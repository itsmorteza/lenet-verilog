==> flow/design.v <==
`timescale 1ns / 1ps
module pixel_generator(
	input 						clk,
	input 			[9:0] 	pixel_x,
	input 			[9:0] 	pixel_y,
	input    		[7:0] 	pixel_in,
	input 						h_video_on,v_video_on,
	output 	reg 	[7:0] 	rgb
   );
		always@(posedge clk)begin  
			if(h_video_on && v_video_on)begin
				if(pixel_x>208 && pixel_x<432 && pixel_y>128&& pixel_y<352)begin
					rgb = pixel_in;
				end
			end
			else begin
					rgb <= 7'b0;
			end
		end
endmodule
# Reports on pixel_generator
# The steps from the RTL of pixel_generator to its reports follow in flow order.
# Lines are those of the file above, counted from 1.
# Library cell names are shortened.
# A cell with n/a has no value.
# setup
top	pixel_generator
clock	clk
lib	sky130hd
corner	tt_025C_1v80

# Word level
# Yosys after proc, flatten, opt, wreduce and memory -nomap, before mapping. Enables and synchronous resets that opt folds into registers are not counted as muxes. Memory bits, and registers merged into a memory's read port (data or address), are not among the register bits. Print and check cells are not counted. Equal cells are merged and count once.
# word_totals
register_bits	8
in_bits	31
output_inout_bits	8
wordCells	9
# classes
n_cmp	4
reduce_logical	4
# op_table
cell	count
greater-than comparator 10 x 8 -> 1 bit (second input constant)	2
less-than comparator 10 x 9 -> 1 bit (second input constant)	2
logical AND 1 bit	4

# Depth
# Longest topological path by Yosys (ltp), each cell counted once; first at word level (registers and memories cut), then after technology mapping (sequential cells cut; the memories' decode and read muxes count).
# depth
word_depth	4
abc_area	0
mapped_depth	6
mapped_depth_nobuf	5

# After synthesis
# Yosys stat after the flow's synthesis: flattened, memories mapped to cells. It holds for the ABC_AREA given above (unset counts as 0); a run with the other value may have another netlist.
# Totals and module areas in this step are rounded.
# types
cell_type	count	area_total_um2
dfxtp_1	8	160.154
o2111ai_1	8	70.067
o31ai_1	8	60.058
nand3_1	9	45.043
a311oi_4	1	26.275
buf_6	2	22.522
o311ai_2	1	16.266
o41ai_2	1	16.266
a21o_1	2	15.014
clkbuf_8	1	13.763
a211oi_1	1	7.507
a21boi_0	1	7.507
buf_4	1	7.507
clkbuf_4	1	7.507
nand2b_1	1	6.256
nor4_1	1	6.256
nor3_1	1	5.005
clkbuf_1	1	3.754
# synth_totals
mapped_cells	49
mapped_area_um2	500
sequential_area_um2	160
ff_cells	8
buf_cells	6

# Timing after synthesis
# Source: OpenSTA report_checks on the synthesized netlist (no wires, ideal clock, input and output delay 20% of the period each), path of least setup slack; recovery checks are left aside. Register names are those of the netlist, which keeps one name where synthesis merged equal registers.
# synth_path
path_kind	input -> register
start	in pixel_x[0]
end	reg rgb[0]
period_ns	1.57
in_delay_ns	0.314
setup_time_ns	0.087
t_first_pin_ns	0.314
arrival_ns	1.504
required_ns	1.483
setup_slack_ns	-0.021
delay_ns	1.277
path_stages	6
path_buffers	1
synth_period_reached_ns	1.591
# "delay_ns" is the arrival time less input delay plus setup time.
# "path_stages" counts driving pins, that of a launching flip-flop among them; a cell with two outputs on the path counts twice.
# "synth_period_reached_ns" is the clock period less the worst setup slack; recovery checks do not enter. This is arithmetic on one report: input and output delays are still those of the set period (20% each).
# The rows between start and end are the longest chain of elaborated cells between them; the timing report does not say that the signal goes this way. Where chains are equally long, one stands for them.
# A line is the first line of the expression or statement that the cell stems from. Yosys adds cells for indexed reads and writes and turns some case tables into memories.
# synth_between
cell_sequence	o41ai_2 > nand2b_1 > a311oi_4 > buf_6 > o2111ai_1 > o31ai_1
elab_chain_len	4
cells_between	5
cone_lines	1
classes_between	compare (2); reduce/logical (3)
# synth_lines
element	line	source
start: declaration	4	input [9:0] pixel_x,
greater-than comparator 10 x 8 -> 1 bit	12	if(pixel_x>208 && pixel_x<432 && pixel_y>128&& pixel_y<352)begin
logical AND 1 bit (3 in a row)	12
end: assignment	13	rgb = pixel_in;
end: assignment	17	rgb <= 7'b0;
end: declaration	8	output reg [7:0] rgb

Subject: flow runs of pixel_generator

Hi,

module pixel_generator, platform sky130hd, 2 stored runs of the flow under differing settings, order arbitrary. Input and output delays are each 20% of the period that was set; the output load is 0.01 pF.

Run 1, flow files:
==> flow/run.sh <==
#!/bin/bash
# the make line also repeats the synthesis and layout settings of config.mk as NAME=value (left out here)
make -C /OpenROAD-flow-scripts/flow DESIGN_CONFIG=/design/flow/config.mk WORK_HOME=/design/flow/orfs CLKGATE_MAP_FILE= finish
==> flow/config.mk <==
export PLATFORM = sky130hd
export DESIGN_NAME = pixel_generator
export DESIGN_NICKNAME = pixel_generator
export VERILOG_FILES = /design/flow/design.v
export SDC_FILE = /design/flow/constraint.sdc
export NUM_CORES = 4
export LEC_CHECK = 0
export ABC_AREA = 0
export CAP_MARGIN = 20
export CELL_PAD_IN_SITES_DETAIL_PLACEMENT = 0
export CORE_MARGIN = 2
export CORE_UTILIZATION = 66
export GPL_ROUTABILITY_DRIVEN = 0
export PLACE_DENSITY = 0.64
export SLEW_MARGIN = 20
export TNS_END_PERCENT = 10
==> flow/constraint.sdc <==
create_clock -name core_clock -period 1.88 [get_ports {clk}]
set_input_delay 0.3760 -clock core_clock [delete_from_list [all_inputs] [get_ports {clk}]]
set_output_delay 0.3760 -clock core_clock [all_outputs]
set_load 0.01 [all_outputs]

Run 1: incomplete, floorplanning halted on PDN-0185

Run 2, flow files:
==> flow/run.sh <==
#!/bin/bash
# the make line also repeats the synthesis and layout settings of config.mk as NAME=value (left out here)
make -C /OpenROAD-flow-scripts/flow DESIGN_CONFIG=/design/flow/config.mk WORK_HOME=/design/flow/orfs CLKGATE_MAP_FILE= finish
==> flow/config.mk <==
export PLATFORM = sky130hd
export DESIGN_NAME = pixel_generator
export DESIGN_NICKNAME = pixel_generator
export VERILOG_FILES = /design/flow/design.v
export SDC_FILE = /design/flow/constraint.sdc
export NUM_CORES = 4
export LEC_CHECK = 0
export CAP_MARGIN = 20
export CELL_PAD_IN_SITES_DETAIL_PLACEMENT = 1
export CORE_MARGIN = 2
export CORE_UTILIZATION = 59
export CTS_CLUSTER_DIAMETER = 238
export CTS_CLUSTER_SIZE = 36
export MIN_ROUTING_LAYER = met2
export SLEW_MARGIN = 20
==> flow/constraint.sdc <==
create_clock -name core_clock -period 1.64 [get_ports {clk}]
set_input_delay 0.3280 -clock core_clock [delete_from_list [all_inputs] [get_ports {clk}]]
set_output_delay 0.3280 -clock core_clock [all_outputs]
set_load 0.01 [all_outputs]

Run 2: incomplete, floorplanning halted on PDN-0185

Regards
